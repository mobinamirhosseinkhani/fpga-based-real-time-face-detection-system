==> flow/design.v <==
module advanced_face_detection (
    input wire clk,
    input wire rst_n,
    input wire [15:0] pixel_in,
    input wire data_valid_in,
    output reg [15:0] pixel_out,
    output reg face_detected
);
    parameter IMG_WIDTH = 640;
    parameter IMG_HEIGHT = 480;
    parameter WIN_SIZE = 30;   
    parameter MAX_COMPONENTS = 5;  
    parameter [7:0] Y_MIN = 8'd60;
    parameter [7:0] Y_MAX = 8'd250;
    parameter [7:0] CB_MIN = 8'd85;
    parameter [7:0] CB_MAX = 8'd135;
    parameter [7:0] CR_MIN = 8'd135;
    parameter [7:0] CR_MAX = 8'd180;
    reg [7:0] line_buffer [0:IMG_WIDTH-1];
    reg [9:0] x_pos, y_pos;
    reg [9:0] comp_x [0:MAX_COMPONENTS-1];
    reg [9:0] comp_y [0:MAX_COMPONENTS-1];
    reg [9:0] comp_width [0:MAX_COMPONENTS-1];
    reg [9:0] comp_height [0:MAX_COMPONENTS-1];
    reg [2:0] comp_count;
    reg [3:0] curr_comp;  
    reg merged;
    reg is_face_pixel;
    wire [7:0] Y, Cb, Cr;
    reg [7:0] r, g, b;
    always @* begin
        r = {pixel_in[15:11], pixel_in[15:13]};
        g = {pixel_in[10:5], pixel_in[10:9]};
        b = {pixel_in[4:0], pixel_in[4:2]};
    end
    assign Y  = ((r << 2) + (r << 1) + (g << 3) + g + (b << 2) + b) >> 4;
    assign Cb = 128 + ((-((r << 2) + (r << 1)) - (g << 2) - (g << 1) + (b << 3) + (b << 1)) >> 4);
    assign Cr = 128 + ((r << 3) + (r << 1) - (g << 2) - (g << 3) - (b << 1)) >> 4;
    function is_skin;
        input [7:0] y, cb, cr;
        begin
            is_skin = (y >= Y_MIN && y <= Y_MAX &&
                      cb >= CB_MIN && cb <= CB_MAX &&
                      cr >= CR_MIN && cr <= CR_MAX);
        end
    endfunction
    function should_merge;
        input [9:0] x1, y1, w1, h1;
        input [9:0] x2, y2, w2, h2;
        reg overlap_x, overlap_y;
        begin
            overlap_x = (x1 + w1 >= x2) && (x2 + w2 >= x1);
            overlap_y = (y1 + h1 >= y2) && (y2 + h2 >= y1);
            should_merge = overlap_x && overlap_y;
        end
    endfunction
    always @(posedge clk or negedge rst_n) begin
        if (!rst_n) begin
            x_pos <= 0;
            y_pos <= 0;
            face_detected <= 0;
            pixel_out <= 0;
            comp_count <= 0;
            curr_comp <= 0;
            merged <= 0;
            is_face_pixel <= 0;
        end
        else if (data_valid_in) begin
            if (x_pos == IMG_WIDTH-1) begin
                x_pos <= 0;
                y_pos <= (y_pos == IMG_HEIGHT-1) ? 0 : y_pos + 1;
            end
            else begin
                x_pos <= x_pos + 1;
            end
            merged <= 0;
            is_face_pixel <= 0;
            if (is_skin(Y, Cb, Cr)) begin
                if (curr_comp < comp_count) begin
                    if (should_merge(comp_x[curr_comp], comp_y[curr_comp], 
                                   comp_width[curr_comp], comp_height[curr_comp],
                                   x_pos, y_pos, 1, 1)) begin
                        if (x_pos < comp_x[curr_comp]) begin
                            comp_width[curr_comp] <= comp_width[curr_comp] + (comp_x[curr_comp] - x_pos);
                            comp_x[curr_comp] <= x_pos;
                        end
                        else if (x_pos > comp_x[curr_comp] + comp_width[curr_comp]) begin
                            comp_width[curr_comp] <= x_pos - comp_x[curr_comp];
                        end
                        if (y_pos > comp_y[curr_comp] + comp_height[curr_comp]) begin
                            comp_height[curr_comp] <= y_pos - comp_y[curr_comp];
                        end
                        merged <= 1;
                        if (comp_width[curr_comp] >= WIN_SIZE && 
                            comp_height[curr_comp] >= WIN_SIZE) begin
                            is_face_pixel <= 1;
                        end
                    end
                    curr_comp <= curr_comp + 1;
                end
                else begin
                    curr_comp <= 0;
                    if (!merged && comp_count < MAX_COMPONENTS) begin
                        comp_x[comp_count] <= x_pos;
                        comp_y[comp_count] <= y_pos;
                        comp_width[comp_count] <= 1;
                        comp_height[comp_count] <= 1;
                        comp_count <= comp_count + 1;
                    end
                end
                if (is_face_pixel) begin
                    face_detected <= 1;
                    pixel_out <= 16'hF800;  
                end
                else begin
                    face_detected <= 0;
                    pixel_out <= pixel_in;
                end
            end
            else begin
                curr_comp <= 0;
                face_detected <= 0;
                pixel_out <= pixel_in;
            end
            if (x_pos == IMG_WIDTH-1 && y_pos == IMG_HEIGHT-1) begin
                comp_count <= 0;
                curr_comp <= 0;
            end
        end
    end
endmodule
=== Reports on advanced_face_detection ===
Tool output for the design above, in the order of the flow.
Line numbers count from 1 in the design file above.
Operators carry their Yosys type and port widths (W data, S select, Z words).
Library cell names are shortened.
A cell with - has no value.

* Top: advanced_face_detection
* Clock: clk
* Cell library: sky130hd
* Library corner: tt_025C_1v80

=== After elaboration ===
Source: Yosys, flattened and elaborated. Widths are those after wreduce. Registers that Yosys merges into a memory's read port (data or address) are not register bits. Print and check cells do not count.

* Register bits: 246
* Bits of input ports: 19
* Cells after elaboration: 314

* Add/subtract/negate cells: 31
* Equal/unequal tests: 20
* Reduce/logical cells: 44
* Magnitude comparators: 17
* Bitwise logic cells: 1
* Muxes and demuxes: 173

{| class="wikitable"
|+ Operators with widths
! operator !! number
|-
| $mux W10 || 151
|-
| $pmux W10 S5 || 4
|-
| $reduce_and A8 Y1 || 15
|-
| $add A10 B10 Y10 || 5
|-
| $add A10 B1 Y10 const B || 4
|-
| $ge A10 B10 Y1 || 4
|-
| $add A8 B8 Y8 || 5
|-
| $sub A12 B10 Y12 || 3
|-
| $mux W16 || 2
|-
| $sub A10 B10 Y10 || 3
|-
| $reduce_and A6 Y1 || 5
|-
| $gt A10 B10 Y1 || 2
|-
| $ge A10 B5 Y1 const B || 2
|-
| $ne A2 B1 Y1 const B || 9
|-
| $reduce_bool A2 Y1 || 8
|-
| $le A8 B8 Y1 const B || 2
|-
| $add A11 B9 Y12 || 1
|-
| $neg A11 Y12 || 1
|-
| $add A12 B11 Y12 || 1
|-
| $sub A12 B12 Y12 || 1
|-
| $add A12 B9 Y12 || 1
|-
| $sub A12 B9 Y12 || 1
|-
| $eq A3 B2 Y1 const B || 4
|-
| $add A9 B12 Y12 const A || 1
|-
| $mux W4 || 3
|-
| $mux W3 || 4
|-
| $logic_and A1 B1 Y1 || 11
|-
| $add A10 B9 Y11 || 1
|}

Not listed: further kinds 21, cells in them 32.

=== Logic depth ===
Longest topological path by Yosys (ltp), each cell counted once; first at word level (registers and memories cut), then after technology mapping (sequential cells cut; the memories' decode and read muxes count).

* Depth in word-level cells: 42
* ABC_AREA: 1
* Depth in mapped cells: 5
* Gate-level depth less buffers: 3

=== Netlist ===
Yosys stat after the flow's synthesis: flattened, memories mapped to cells. It holds for the ABC_AREA given above (unset counts as 0); a run with the other value may have another netlist.

* Area of sequential cells: 400.4 µm²
* Cell area after synthesis: 655.6 µm²
* Flip-flops: 16
* Cells in the netlist: 70

{| class="wikitable"
|+ Cells by type
! cell type !! number
|-
| dfrtp_1 || 16
|-
| nand2_1 || 43
|-
| nand2_2 || 5
|-
| buf_6 || 2
|-
| buf_12 || 1
|-
| inv_6 || 1
|-
| buf_4 || 1
|-
| conb_1 || 1
|}

=== Path before layout ===
OpenSTA on the mapped netlist: ideal clock, no wires. The path of least setup slack (recovery checks aside). Input and output delay are each 20% of the period. Register names are those of the netlist, which keeps one name where synthesis merged equal registers.

* Path type: input to register
* From: input port data_valid_in
* To: register pixel_out[10]
* Setup time: 0.117 ns
* Buffers on the path: 2
* Stages: 5
* Arrival time: 0.530 ns
* Delay of the path: 0.483 ns
* Period: 0.818 ns
* Slack: 0.171 ns
* External input delay: 0.164 ns
* Time at the first pin: 0.164 ns
* Synthesis period reached: 0.647 ns

"delay of the path" is the arrival time less input delay plus setup time.
"stages" counts driving pins, that of a launching flip-flop among them; a cell with two outputs on the path counts twice.
"synthesis period reached" is the clock period less the worst setup slack; recovery checks do not enter. This is arithmetic on one report: input and output delays are still those of the set period (20% each).
At most two assigning lines are given for a register; there are more.

* Cells stage by stage: buf_6 > inv_6 > buf_12 > nand2_1 > nand2_1

{| class="wikitable"
|+ Ends and longest elaborated chain, after synthesis
! item !! RTL line !! RTL
|-
| from (decl) || 5 || <nowiki>input wire data_valid_in,</nowiki>
|-
| to (assign) || 117 || <nowiki>pixel_out <= pixel_in;</nowiki>
|-
| to (assign) || 123 || <nowiki>pixel_out <= pixel_in;</nowiki>
|-
| to (decl) || 6 || <nowiki>output reg [15:0] pixel_out,</nowiki>
|}

Chain of elaborated cells between the ends: none given.

=== Timing after layout ===
From the final timing report of run 1: the path of least setup slack in the routed layout; clock arrival at registers is part of the times.

* Path type: register to output
* From: register pixel_out[6]
* To: output port pixel_out[6]
* Arrival time: 0.82 ns
* Stages: 2
* Period: 0.652 ns
* Buffers on the path: 1
* Time at the first pin: 0.28 ns
* Slack: -0.30 ns

At most two assigning lines are given for a register; there are more.

* Cells stage by stage: dfrtp_1 > buf_2
* Length of the longest elaborated chain: 0

{| class="wikitable"
|+ Ends and longest elaborated chain, after layout
! item !! RTL line !! RTL
|-
| from (decl) || 6 || <nowiki>output reg [15:0] pixel_out,</nowiki>
|-
| from (assign) || 117 || <nowiki>pixel_out <= pixel_in;</nowiki>
|-
| from (assign) || 123 || <nowiki>pixel_out <= pixel_in;</nowiki>
|-
| to (decl) || 6 ||
|}

Flow measurements of advanced_face_detection on sky130hd: 2 stored runs with different settings, listed in no order. Input and output delays are each 20% of the period that was set; the output load is 0.01 pF.
"worst setup path time": the worst setup path's part of the clock period (all of it between registers, 20% less for each end at a port) less its slack. A launch clock that arrives late makes it longer, a capture clock that arrives late makes it shorter.
"power" rests on the timing tool's default activity at the inputs, not on a simulated workload.

Run 1
==> flow/run.sh <==
#!/bin/bash
# the make line also repeats the synthesis and layout settings of config.mk as NAME=value (left out here)
make -C /OpenROAD-flow-scripts/flow DESIGN_CONFIG=/design/flow/config.mk WORK_HOME=/design/flow/orfs CLKGATE_MAP_FILE= finish
==> flow/config.mk <==
export PLATFORM = sky130hd
export DESIGN_NAME = advanced_face_detection
export DESIGN_NICKNAME = advanced_face_detection
export VERILOG_FILES = /design/flow/design.v
export SDC_FILE = /design/flow/constraint.sdc
export NUM_CORES = 4
export LEC_CHECK = 0
export ABC_AREA = 1
export CAP_MARGIN = 20
export CELL_PAD_IN_SITES_GLOBAL_PLACEMENT = 1
export CORE_ASPECT_RATIO = 0.66
export CORE_MARGIN = 2
export CORE_UTILIZATION = 29
export GPL_ROUTABILITY_DRIVEN = 0
export PLACE_DENSITY_LB_ADDON = 0.26
export SLEW_MARGIN = 20
==> flow/constraint.sdc <==
create_clock -name core_clock -period 0.652 [get_ports {clk}]
set_input_delay 0.1304 -clock core_clock [delete_from_list [all_inputs] [get_ports {clk}]]
set_output_delay 0.1304 -clock core_clock [all_outputs]
set_load 0.01 [all_outputs]

==> results of run 1 <==
chip area after synthesis (Yosys): 655.6 µm²
die area: 2665.4 µm²
utilization: 51.3%
worst setup slack after layout: -0.297 ns
total negative slack: -5.141 ns
power: 2.136 mW
worst setup path time: 0.82 ns
worst setup path kind: register to output

Run 2
==> flow/run.sh <==
#!/bin/bash
# the make line also repeats the synthesis and layout settings of config.mk as NAME=value (left out here)
make -C /OpenROAD-flow-scripts/flow DESIGN_CONFIG=/design/flow/config.mk WORK_HOME=/design/flow/orfs CLKGATE_MAP_FILE= finish
==> flow/config.mk <==
export PLATFORM = sky130hd
export DESIGN_NAME = advanced_face_detection
export DESIGN_NICKNAME = advanced_face_detection
export VERILOG_FILES = /design/flow/design.v
export SDC_FILE = /design/flow/constraint.sdc
export NUM_CORES = 4
export LEC_CHECK = 0
export CAP_MARGIN = 35
export CELL_PAD_IN_SITES_DETAIL_PLACEMENT = 2
export CELL_PAD_IN_SITES_GLOBAL_PLACEMENT = 0
export CORE_MARGIN = 2
export CORE_UTILIZATION = 29
export CTS_CLUSTER_DIAMETER = 122
export CTS_CLUSTER_SIZE = 94
export MIN_ROUTING_LAYER = met2
export PLACE_DENSITY_LB_ADDON = 0.27
export SLEW_MARGIN = 20
export TNS_END_PERCENT = 5
==> flow/constraint.sdc <==
create_clock -name core_clock -period 0.983 [get_ports {clk}]
set_input_delay 0.1966 -clock core_clock [delete_from_list [all_inputs] [get_ports {clk}]]
set_output_delay 0.1966 -clock core_clock [all_outputs]
set_load 0.01 [all_outputs]

==> results of run 2 <==
chip area after synthesis (Yosys): 660.6 µm²
die area: 2676.0 µm²
utilization: 52.0%
worst setup slack after layout: -0.041 ns
total negative slack: -0.553 ns
power: 1.648 mW
worst setup path time: 0.83 ns
worst setup path kind: register to output
